==> flow/design.v <==
module rom_port_data(input 				CLK, Reset_h, in_air, move_right, move_left, crouch, kick, punch, dir, p_hit, p_lose,
							input [4:0]			count,
							input logic [2:0] run_state,
							input logic [9:0] drawxsig, drawysig, boxxsig, boxysig, boxsizex,
							output	logic [15:0] rom_add
							);
logic [15:0] add, bigadd;
always_ff @ (posedge CLK)
begin
if (Reset_h)
	begin
		rom_add <= 15'b0;
	end
else if (p_lose)
	begin
		if (dir == 1'b0)
			rom_add <= 30976 + ((drawxsig - boxxsig)/2 + (drawysig - boxysig)/2 * 64);
		else
			rom_add <= 30976 + (63 - (drawxsig - boxxsig)/2 + (drawysig - boxysig)/2 * 64);
	end
else if (p_hit)
	rom_add <= 25600 + add;
else if (in_air == 1'b1 && !move_right && !move_left)
	rom_add <= 2048 + add;
else if (in_air == 1'b1)		 
	rom_add <= 16896 + add;
else if (crouch == 1'b1)		 
	rom_add <= 4096 + add;
else if (run_state == 3'b001)
	if (boxsizex == 64)
		rom_add <= 6144 + add;
	else
		rom_add <= 13568 + bigadd;
else if (run_state == 3'b010)
	rom_add <= 8192 + add;
else if (run_state == 3'b011)
	rom_add <= 10240 + bigadd;
else if (run_state == 3'b100)
	rom_add <= 13568 + bigadd;
else if (kick)
	rom_add <= 18944 + bigadd;
else if (punch)
	rom_add <= 22272 + bigadd;
else if (in_air == 1'b0 && crouch == 1'b0 && run_state == 3'b000 && !kick)
	if (boxsizex == 64)
		rom_add <= add;
end
always_comb
begin
	add = ((drawxsig - boxxsig)/2 + (drawysig - boxysig)/2 * 32);
	bigadd = ((drawxsig - boxxsig)/2 + (drawysig - boxysig)/2 * 52);
	if (dir == 1'b1)
	begin
		add = (31 - (drawxsig - boxxsig)/2) + (drawysig - boxysig)/2 * 32;
		bigadd = (51 - (drawxsig - boxxsig)/2) + (drawysig - boxysig)/2 * 52;
	end
end
endmodule
---- From RTL to reports: rom_port_data ----
Tool output for the design above, in the order of the flow.
Line numbers count from 1 in the design file above.
Operators carry their Yosys type and port widths (W data, S select, Z words).
Cell names lack the library's common part.
Not given: --
design
  top ..................................... rom_port_data
  clock ................................... CLK
  library ................................. sky130hd
  corner .................................. tt_025C_1v80

---- Word-level counts ----
Source: Yosys, flattened and elaborated, memories not mapped. Widths are those after wreduce. Registers that Yosys merges into a memory's read port (data or address) are not register bits. Print and check cells do not count. Equal cells are merged and count once.
storage and ports
  bits in registers ....................... 16
  elaborated cells ........................ 61
  output and inout bits ................... 16
  input port bits ......................... 69
operators by class
  bitwise operators ....................... 2
  reductions and logical operators ........ 12
  multiplexer cells ....................... 17
  eq/ne operators ......................... 5
  multipliers ............................. 1
  add/subtract/negate cells ............... 23
operators with widths
  operator                  count
  $mux W16                  17
  $mul A31 B4 Y14 const B   1
  $add A15 B16 Y16 const A  6
  $add A16 B16 Y16          5
  $add A14 B16 Y16 const A  3
  $add A13 B16 Y16 const A  2
  $sub A6 B16 Y16 const A   2
  $reduce_bool A12 Y1       2
  $sub A10 B10 Y11          2
  $add A10 B15 Y16          1
  $add A12 B16 Y16 const A  1
  $sub A5 B16 Y16 const A   1
  $eq A10 B7 Y1 const B     1
  $eq A3 B2 Y1 const B      2
  $logic_and A1 B1 Y1       5
  $logic_not A1 Y1          3
  $eq A3 B1 Y1 const B      1
  $eq A3 B3 Y1 const B      1
  $logic_not A3 Y1          1
  $not A1 Y1                2
  $reduce_and A2 Y1         1

---- Longest topological paths ----
Yosys ltp: most cells in a row. Word level: on the elaborated netlist, between registers, memories and ports. Mapped: between sequential cells and ports; inverters and the memories' decode and read muxes count.
logic depth
  word-level depth ........................ 17
  ABC_AREA ................................ 0
  gate-level depth with buffers ........... 33
  gate-level depth less buffers ........... 32

---- After synthesis ----
Yosys stat after the flow's synthesis: flattened, memories mapped to cells. It holds for the ABC_AREA given above (unset counts as 0); a run with the other value may have another netlist.
Totals and module areas in this step are rounded.
mapped netlist
  sequential area ......................... 320.3 um^2
  mapped flip-flops ....................... 16
  cell count .............................. 1069
  chip area (Yosys) ....................... 7831 um^2
  buffer cells ............................ 30
cells by type
  cell      count  area in all (um^2)
  ha_1      156    1.95E+03
  inv_1     139    521.75
  xnor2_1   58     507.987
  a21oi_1   87     435.418
  fa_1      17     340.326
  dfxtp_1   16     320.307
  nor2_1    82     307.795
  o21ai_0   61     305.293
  nand2_1   70     262.752
  xor2_1    26     227.718
  a21o_1    23     172.666
  mux2i_1   14     140.134
  o211ai_1  18     135.13
  o21a_1    18     135.13
  a211oi_1  16     120.115
  o21bai_1  14     105.101
  nor3_1    19     95.091
  nand2b_1  14     87.584
Not listed: further types 62, cells in them 221.

---- Timing after synthesis ----
Source: OpenSTA report_checks on the synthesized netlist (no wires, ideal clock, input and output delay 20% of the period each), path of least setup slack; recovery checks are left aside. Register names are those of the netlist, which keeps one name where synthesis merged equal registers.
timing post-synthesis
  kind .................................... input -> register
  start ................................... input port drawysig[0]
  end ..................................... register rom_add[13]
  buffers on the path ..................... 0
  driving pins on the path ................ 27
  delay of the path ....................... 6.195 ns
  input delay ............................. 1.498 ns
  data arrival time ....................... 7.607 ns
  slack ................................... -0.203 ns
  launch time at the first pin ............ 1.498 ns
  library setup time ...................... 0.086 ns
  clock period ............................ 7.49 ns
  required time ........................... 7.404 ns
  synthesis period reached ................ 7.693 ns
"delay of the path" is the arrival time less input delay plus setup time.
"driving pins on the path" counts driving pins, that of a launching flip-flop among them; a cell with two outputs on the path counts twice.
"synthesis period reached" is the clock period less the worst setup slack; recovery checks do not enter. This is arithmetic on one report: input and output delays are still those of the set period (20% each).
The rows between start and end are the longest chain of elaborated cells between them; the timing report does not say that the signal goes this way. Where chains are equally long, one stands for them.
A line is the first line of the expression or statement that the cell stems from. Yosys adds cells for indexed reads and writes and turns some case tables into memories.
A register here has more assigning lines than the two given.
between the ends, post-synthesis
  cell sequence ........................... nand2b_1 fa_1 a21o_1 a221oi_1 o21ai_1 xnor2_1 fa_1 ha_1 nand2_1 o21ai_0 o31ai_1 a21boi_0 ha_1 inv_1 ha_1 and3_1 a211oi_1 nor3_1 a311oi_4 inv_2 ha_1 a21o_1 xnor2_1 nand2_1 a31oi_1 o221ai_1 a211oi_1
  cells in the longest elaborated chain ... 16
  elaborated cells on any way between the ends .. 37
  classes of those cells .................. add/sub: 19; mul: 1; mux: 17
RTL lines, path post-synthesis
  what              RTL line  source
  start, declared   4         input logic [9:0] drawxsig, drawysig, boxxsig, boxysig, boxsizex,
  $sub A10 B10 Y11  51        bigadd = ((drawxsig - boxxsig)/2 + (drawysig - boxysig)/2 * 52);
  $mul A31 B4 Y14   51
  $add A16 B16 Y16  51
  $mux W16          52        if (dir == 1'b1)
  $add A15 B16 Y16  43        rom_add <= 22272 + bigadd;
  $mux W16          42        else if (punch)
  $mux W16          40        else if (kick)
  [2 not listed]    --
  $mux W16          34        else if (run_state == 3'b010)
  $mux W16          29        else if (run_state == 3'b001)
  $mux W16          27        else if (crouch == 1'b1)
  $mux W16          25        else if (in_air == 1'b1)
  $mux W16          23        else if (in_air == 1'b1 && !move_right && !move_left)
  $mux W16          21        else if (p_hit)
  $mux W16          14        else if (p_lose)
  end, assigned     17        rom_add <= 30976 + ((drawxsig - boxxsig)/2 + (drawysig - boxysig)/2 * 64);
  end, assigned     19        rom_add <= 30976 + (63 - (drawxsig - boxxsig)/2 + (drawysig - boxysig)/2 * 64);
  end, declared     5         output logic [15:0] rom_add

---- Timing after layout ----
Path of least setup slack in the final report of run 1 (OpenROAD, finished layout, wires in). Where an end is a register, its clock arrival counts in the times.
timing after layout
  kind .................................... input -> register
  start ................................... input port boxysig[4]
  end ..................................... register rom_add[14]
  input delay ............................. 2.36 ns
  clock period ............................ 11.8 ns
  driving pins on the path ................ 30
  data arrival time ....................... 8.94 ns
  slack ................................... 2.98 ns
  required time ........................... 11.91 ns
  launch time at the first pin ............ 2.36 ns
  library setup time ...................... 0.15 ns
  buffers on the path ..................... 2
The rows between start and end are the longest chain of elaborated cells between them; the timing report does not say that the signal goes this way. Where chains are equally long, one stands for them.
A register here has more assigning lines than the two given.
between the ends, after layout
  cell sequence ........................... clkdlybuf4s50_1 inv_1 ha_1 a21o_1 a2111oi_0 a21boi_2 nor2_1 nor2_1 xnor2_2 inv_2 ha_1 inv_1 fa_1 inv_1 ha_2 o21ai_0 a21oi_2 nor2_1 ha_4 inv_1 ha_1 or3_1 a211oi_2 o31ai_2 a211oi_4 buf_6 xor2_1 a21oi_1 o21ai_0 a221oi_2
  cells in the longest elaborated chain ... 16
  elaborated cells on any way between the ends .. 37
  classes of those cells .................. add/sub: 19; mul: 1; mux: 17
RTL lines, path after layout
  what              RTL line  source
  start, declared   4         input logic [9:0] drawxsig, drawysig, boxxsig, boxysig, boxsizex,
  $sub A10 B10 Y11  51        bigadd = ((drawxsig - boxxsig)/2 + (drawysig - boxysig)/2 * 52);
  $mul A31 B4 Y14   51
  $add A16 B16 Y16  51
  $mux W16          52        if (dir == 1'b1)
  $add A15 B16 Y16  43        rom_add <= 22272 + bigadd;
  $mux W16          42        else if (punch)
  $mux W16          40        else if (kick)
  [2 not listed]    --
  $mux W16          34        else if (run_state == 3'b010)
  $mux W16          29        else if (run_state == 3'b001)
  $mux W16          27        else if (crouch == 1'b1)
  $mux W16          25        else if (in_air == 1'b1)
  $mux W16          23        else if (in_air == 1'b1 && !move_right && !move_left)
  $mux W16          21        else if (p_hit)
  $mux W16          14        else if (p_lose)
  end, assigned     17        rom_add <= 30976 + ((drawxsig - boxxsig)/2 + (drawysig - boxysig)/2 * 64);
  end, assigned     19        rom_add <= 30976 + (63 - (drawxsig - boxxsig)/2 + (drawysig - boxysig)/2 * 64);
  end, declared     5         output logic [15:0] rom_add

FLOW RESULTS
============

Measured results for rom_port_data: 2 stored runs of the Yosys and OpenROAD flow on sky130hd. The settings differ; the order carries no meaning. The constraints put input and output delay at 20% of the set period each and load the outputs with 0.01 pF.
"achieved period" is the run's clock period less its worst setup slack. It is reckoned from that one timing run; input and output delays stay at 20% of the period that was set.
"allowed time less slack (worst setup path)": the worst setup path's part of the clock period (all of it between registers, 20% less for each end at a port) less its slack. A launch clock that arrives late makes it longer, a capture clock that arrives late makes it shorter.
The measured numbers are rounded.

---- run 1 ----
settings
  period_ns = 11.8
  CORE_UTILIZATION = 56
  SETUP_SLACK_MARGIN = 2.82
  PLACE_DENSITY_LB_ADDON = 0.06
  TNS_END_PERCENT = 20
  GPL_ROUTABILITY_DRIVEN = 1
  CTS_CLUSTER_DIAMETER = 237
  MAX_ROUTING_LAYER = met4
  CAP_MARGIN = 20
  CORE_MARGIN = 2
  SLEW_MARGIN = 20
results
  area of the standard cells in the finished layout .. 9711 um^2
  total die area .......................... 14950 um^2
  Yosys chip area after synthesis ......... 7831 um^2
  setup slack of the worst path ........... 2.978 ns
  allowed time less slack (worst setup path) .. 6.46 ns
  class of the worst setup path ........... input -> register
  achieved period ......................... 8.822 ns

---- run 2 ----
settings
  period_ns = 9.37
  CORE_UTILIZATION = 27
  SETUP_SLACK_MARGIN = 0.75
  HOLD_SLACK_MARGIN = 0.09
  CORE_ASPECT_RATIO = 1.93
  CELL_PAD_IN_SITES_GLOBAL_PLACEMENT = 1
  GPL_ROUTABILITY_DRIVEN = 1
  CTS_CLUSTER_DIAMETER = 240
  SLEW_MARGIN = 20
  MIN_ROUTING_LAYER = met1
  CAP_MARGIN = 20
  CORE_MARGIN = 2
results
  area of the standard cells in the finished layout .. 9908 um^2
  total die area .......................... 30460 um^2
  Yosys chip area after synthesis ......... 7831 um^2
  setup slack of the worst path ........... 1.076 ns
  allowed time less slack (worst setup path) .. 6.42 ns
  class of the worst setup path ........... input -> register
  achieved period ......................... 8.294 ns
