==> flow/design.v <==
module player2 (
	input logic CLK,
	input logic RESET,
	input  logic AVL_READ,					 
	input  logic AVL_WRITE,					 
	input  logic AVL_CS,					 
	input  logic [3:0] AVL_BYTE_EN,			 
	input  logic [11:0] AVL_ADDR,			 
	input  logic [31:0] AVL_WRITEDATA,		 
	output logic [31:0] AVL_READDATA,		 
	output [7:0] gen_keycode, 
	output [2:0] game_mode
);
logic [31:0] LOCAL_REG [4];  
logic [31:0] wdata;
always_ff @(posedge CLK) begin
	if (RESET)
		begin
			for (int i = 0; i < 4; i++)
				LOCAL_REG[AVL_ADDR] <= 32'b0;
		end
	else if (AVL_WRITE)
		begin
			LOCAL_REG[AVL_ADDR] <= wdata;
		end
	else if (AVL_READ)
		begin
			AVL_READDATA <= LOCAL_REG[AVL_ADDR];
		end
end
always_comb begin
		unique case(AVL_BYTE_EN)
			4'b1111 : wdata = AVL_WRITEDATA;
			4'b1100 : wdata = {AVL_WRITEDATA[31:16], LOCAL_REG[AVL_ADDR][15:0]};
			4'b0011 : wdata = {LOCAL_REG[AVL_ADDR][31:16], AVL_WRITEDATA[15:0]};
			4'b1000 : wdata = {AVL_WRITEDATA[31:24], LOCAL_REG[AVL_ADDR][23:0]};
			4'b0100 : wdata = {LOCAL_REG[AVL_ADDR][31:24], AVL_WRITEDATA[23:16], LOCAL_REG[AVL_ADDR][15:0]};
			4'b0010 : wdata = {LOCAL_REG[AVL_ADDR][31:16], AVL_WRITEDATA[15:8], LOCAL_REG[AVL_ADDR][7:0]};
			4'b0001 : wdata = {LOCAL_REG[AVL_ADDR][31:8], AVL_WRITEDATA[7:0]};
			default : wdata = LOCAL_REG[AVL_ADDR];
		endcase
end
assign gen_keycode = LOCAL_REG[0][7:0];
assign game_mode = LOCAL_REG[0][10:8];
endmodule
; ---- Step by step through the tools: player2
; Tool output for the design above, in the order of the flow.
; Line numbers count from 1 in the design file above.
; A cell with n/a has no value.
[inputs]
design = player2
clk_port = CLK
library = sky130hd
lib_corner = tt_025C_1v80

; ---- Word level
; Yosys after proc, flatten, opt, wreduce and memory -nomap, before mapping. Enables and synchronous resets that opt folds into registers are not counted as muxes. Memory bits, and registers merged into a memory's read port (data or address), are not among the register bits. Print and check cells are not counted. Equal cells are merged and count once.
; Memory sizes are those after Yosys's memory passes, which may raise the word count (mostly to a power of two), join words into wider ones and drop unused or constant bits.
[op_classes]
eq_ne = 7
muxes = 10
n_reduce_logical = 1
logic = 6
[ops]
columns = operator, count
row1 = parallel mux 32 bit (select 7 bit), 1
row2 = two-way mux 32 bit, 6
row3 = == test 4 bit (second input constant), 3
row4 = == test 4 x 2 -> 1 bit (second input constant), 2
row5 = bitwise OR 1 bit, 4
row6 = == test 4 x 1 -> 1 bit (second input constant), 1
row7 = == test 4 x 3 -> 1 bit (second input constant), 1
row8 = AND reduction 3 bit, 1
row9 = two-way mux 1 bit, 3
row10 = NOT 1 bit, 2
[bits]
mem_count = 1
word_cells = 26
register_bits = 32
output_inout_bits = 43
ramBits = 128
[memory_table]
columns = name, words, word_bits, rd, write_ports, line_no
row1 = LOCAL_REG, 4, 32, 2, 1, 14  ; logic [31:0] LOCAL_REG [4];

; ---- Logic depth
; Longest topological path by Yosys (ltp), each cell counted once; first at word level (registers and memories cut), then after technology mapping (sequential cells cut; the memories' decode and read muxes count).
[logic_depth]
word_depth = 5
ABC_AREA = 0
mapped_depth = 4
mapped_depth_nobuf = 3

; ---- After synthesis
; Yosys stat after the flow's synthesis: flattened, memories mapped to cells. It holds for the ABC_AREA given above (unset counts as 0); a run with the other value may have another netlist.
; The area totals of this step are shown rounded.
[synth_totals]
cell_count = 266
buffers = 21
seq_area_um2 = 4800
area_um2 = 6200
ffs = 160
[by_type]
columns = cell_type, count, area_total_um2
row1 = sky130_fd_sc_hd__edfxtp_1, 160, 4.8E+03
row2 = sky130_fd_sc_hd__mux4_2, 27, 608.083
row3 = sky130_fd_sc_hd__a22o_1, 32, 280.269
row4 = sky130_fd_sc_hd__mux4_1, 5, 131.376
row5 = sky130_fd_sc_hd__buf_4, 11, 82.579
row6 = sky130_fd_sc_hd__nor3b_4, 4, 75.072
row7 = sky130_fd_sc_hd__buf_12, 2, 40.038
row8 = sky130_fd_sc_hd__a21oi_2, 4, 35.034
row9 = sky130_fd_sc_hd__or3b_2, 4, 35.034
row10 = sky130_fd_sc_hd__buf_6, 2, 22.522
row11 = sky130_fd_sc_hd__buf_2, 4, 20.019
row12 = sky130_fd_sc_hd__nor3b_1, 2, 15.014
row13 = sky130_fd_sc_hd__and3b_1, 1, 8.758
row14 = sky130_fd_sc_hd__and4_1, 1, 8.758
row15 = sky130_fd_sc_hd__and2_1, 1, 6.256
row16 = sky130_fd_sc_hd__nand2b_1, 1, 6.256
row17 = sky130_fd_sc_hd__nand4_1, 1, 6.256
row18 = sky130_fd_sc_hd__clkbuf_2, 1, 5.005
; Not listed: further types 3, cells in them 3.

; ---- Path before layout
; Path of least setup slack by OpenSTA after synthesis, without wires, with an ideal clock, recovery checks aside; 20% of the period is set as input and as output delay. Where synthesis merged equal registers, the netlist keeps one of their names.
[synth_path]
kind = in2reg
start = input port AVL_ADDR[1]
end = memory LOCAL_REG[2][0]
delay_ns = 3.256
setup_slack_ns = 0.304
setup_time_ns = 0.468
n_path_buf = 2
t_first_pin_ns = 0.890
t_arrival_ns = 3.678
stages = 3
clock_period_ns = 4.45
synth_period_reached_ns = 4.146
; "delay_ns" = arrival - input delay + setup time.
; "stages" counts driving pins, that of a launching flip-flop among them; a cell with two outputs on the path counts twice.
; "synth_period_reached_ns" is the clock period less the worst setup slack; recovery checks do not enter. This is arithmetic on one report: input and output delays are still those of the set period (20% each).
; Only ways into the end's enable, where the timed path ends, are counted here.
[synth_via]
cell_sequence = sky130_fd_sc_hd__buf_2 -> sky130_fd_sc_hd__buf_2 -> sky130_fd_sc_hd__nor3b_1
elab_chain_len = 0
[synth_rtl]
columns = item, line_no
row1 = "start, declared", 8  ; input logic [11:0] AVL_ADDR,
row2 = "end, declared", 14  ; logic [31:0] LOCAL_REG [4];

; ---- Worst path after layout
; Path of least setup slack in the final report of stored run 1 (OpenROAD, finished layout, wires in). Where an end is a register, its clock arrival counts in the times.
[layout_path]
kind = in2reg
start = input port AVL_BYTE_EN[2]
end = memory LOCAL_REG[3][22]
t_arrival_ns = 2.33
setup_time_ns = 0.15
clock_period_ns = 2.78
n_path_buf = 1
stages = 4
setup_slack_ns = 0.71
t_first_pin_ns = 0.56
; Between the ends stands the longest chain of elaborated cells between them, by number of cells; it is not shown to be the way that was timed. Of several equally long chains one is given.
; A line is the first line of the expression or statement that the cell stems from. Yosys adds cells for indexed reads and writes and turns some case tables into memories.
[layout_via]
cell_sequence = sky130_fd_sc_hd__clkdlybuf4s50_1 -> sky130_fd_sc_hd__or3b_2 -> sky130_fd_sc_hd__a21oi_2 -> sky130_fd_sc_hd__a22o_1
elab_chain_len = 5
[layout_rtl]
columns = item, line_no
row1 = "start, declared", 7  ; input logic [3:0] AVL_BYTE_EN,
row2 = == test 4 x 1 -> 1 bit, 32  ; unique case(AVL_BYTE_EN)
row3 = parallel mux 32 bit (select 7 bit), 32
row4 = two-way mux 32 bit, 22  ; else if (AVL_WRITE)
row5 = two-way mux 32 bit, 17  ; if (RESET)
row6 = two-way mux 32 bit, n/a
row7 = "end, declared", 14  ; logic [31:0] LOCAL_REG [4];

Appendix: measured runs

Stored flow runs of player2 (2 of them; Yosys, OpenROAD, sky130hd). They differ in their settings and are not a sequence. Constraints: input delay and output delay 20% of the set period each, output load 0.01 pF.
"timing.worst_path_ns": the worst setup path's part of the clock period (all of it between registers, 20% less for each end at a port) less its slack. A launch clock that arrives late makes it longer, a capture clock that arrives late makes it shorter.
"final_power_w" is the tool's figure for a default switching activity; nothing was simulated.
Measured values are rounded.

# stored run 1
==> flow/run.sh <==
#!/bin/bash
# the make line also repeats the synthesis and layout settings of config.mk as NAME=value (left out here)
make -C /OpenROAD-flow-scripts/flow DESIGN_CONFIG=/design/flow/config.mk WORK_HOME=/design/flow/orfs CLKGATE_MAP_FILE= finish
==> flow/config.mk <==
export PLATFORM = sky130hd
export DESIGN_NAME = player2
export DESIGN_NICKNAME = player2
export VERILOG_FILES = /design/flow/design.v
export SDC_FILE = /design/flow/constraint.sdc
export NUM_CORES = 4
export LEC_CHECK = 0
export ABC_AREA = 0
export CAP_MARGIN = 20
export CORE_MARGIN = 2
export CORE_UTILIZATION = 43
export GPL_ROUTABILITY_DRIVEN = 1
export GPL_TIMING_DRIVEN = 1
export MIN_ROUTING_LAYER = met1
export PLACE_DENSITY_LB_ADDON = 0.17
export SETUP_SLACK_MARGIN = -0.18
export SLEW_MARGIN = 20
==> flow/constraint.sdc <==
create_clock -name core_clock -period 2.78 [get_ports {CLK}]
set_input_delay 0.5560 -clock core_clock [delete_from_list [all_inputs] [get_ports {CLK}]]
set_output_delay 0.5560 -clock core_clock [all_outputs]
set_load 0.01 [all_outputs]

==> stored run 1: results <==
final_power_w=0.00542
yosys.chip_area_um2=6200
total_die_area_um2=15400
worst_setup_slack_ns=0.705
cell_area_final_um2=7870
timing.worst_path_ns=1.52
path_kind="in2reg"

# stored run 2
==> flow/run.sh <==
#!/bin/bash
# the make line also repeats the synthesis and layout settings of config.mk as NAME=value (left out here)
make -C /OpenROAD-flow-scripts/flow DESIGN_CONFIG=/design/flow/config.mk WORK_HOME=/design/flow/orfs CLKGATE_MAP_FILE= finish
==> flow/config.mk <==
export PLATFORM = sky130hd
export DESIGN_NAME = player2
export DESIGN_NICKNAME = player2
export VERILOG_FILES = /design/flow/design.v
export SDC_FILE = /design/flow/constraint.sdc
export NUM_CORES = 4
export LEC_CHECK = 0
export ABC_AREA = 1
export CAP_MARGIN = 20
export CELL_PAD_IN_SITES_GLOBAL_PLACEMENT = 0
export CORE_MARGIN = 2
export CORE_UTILIZATION = 21
export GPL_ROUTABILITY_DRIVEN = 0
export GPL_TIMING_DRIVEN = 0
export PLACE_DENSITY_LB_ADDON = 0.05
export SETUP_SLACK_MARGIN = 0.68
export SLEW_MARGIN = 20
export TNS_END_PERCENT = 60
==> flow/constraint.sdc <==
create_clock -name core_clock -period 3.99 [get_ports {CLK}]
set_input_delay 0.7980 -clock core_clock [delete_from_list [all_inputs] [get_ports {CLK}]]
set_output_delay 0.7980 -clock core_clock [all_outputs]
set_load 0.01 [all_outputs]

==> stored run 2: results <==
final_power_w=0.00408
yosys.chip_area_um2=6710
total_die_area_um2=33400
worst_setup_slack_ns=1.03
cell_area_final_um2=8890
timing.worst_path_ns=2.16
path_kind="in2reg"
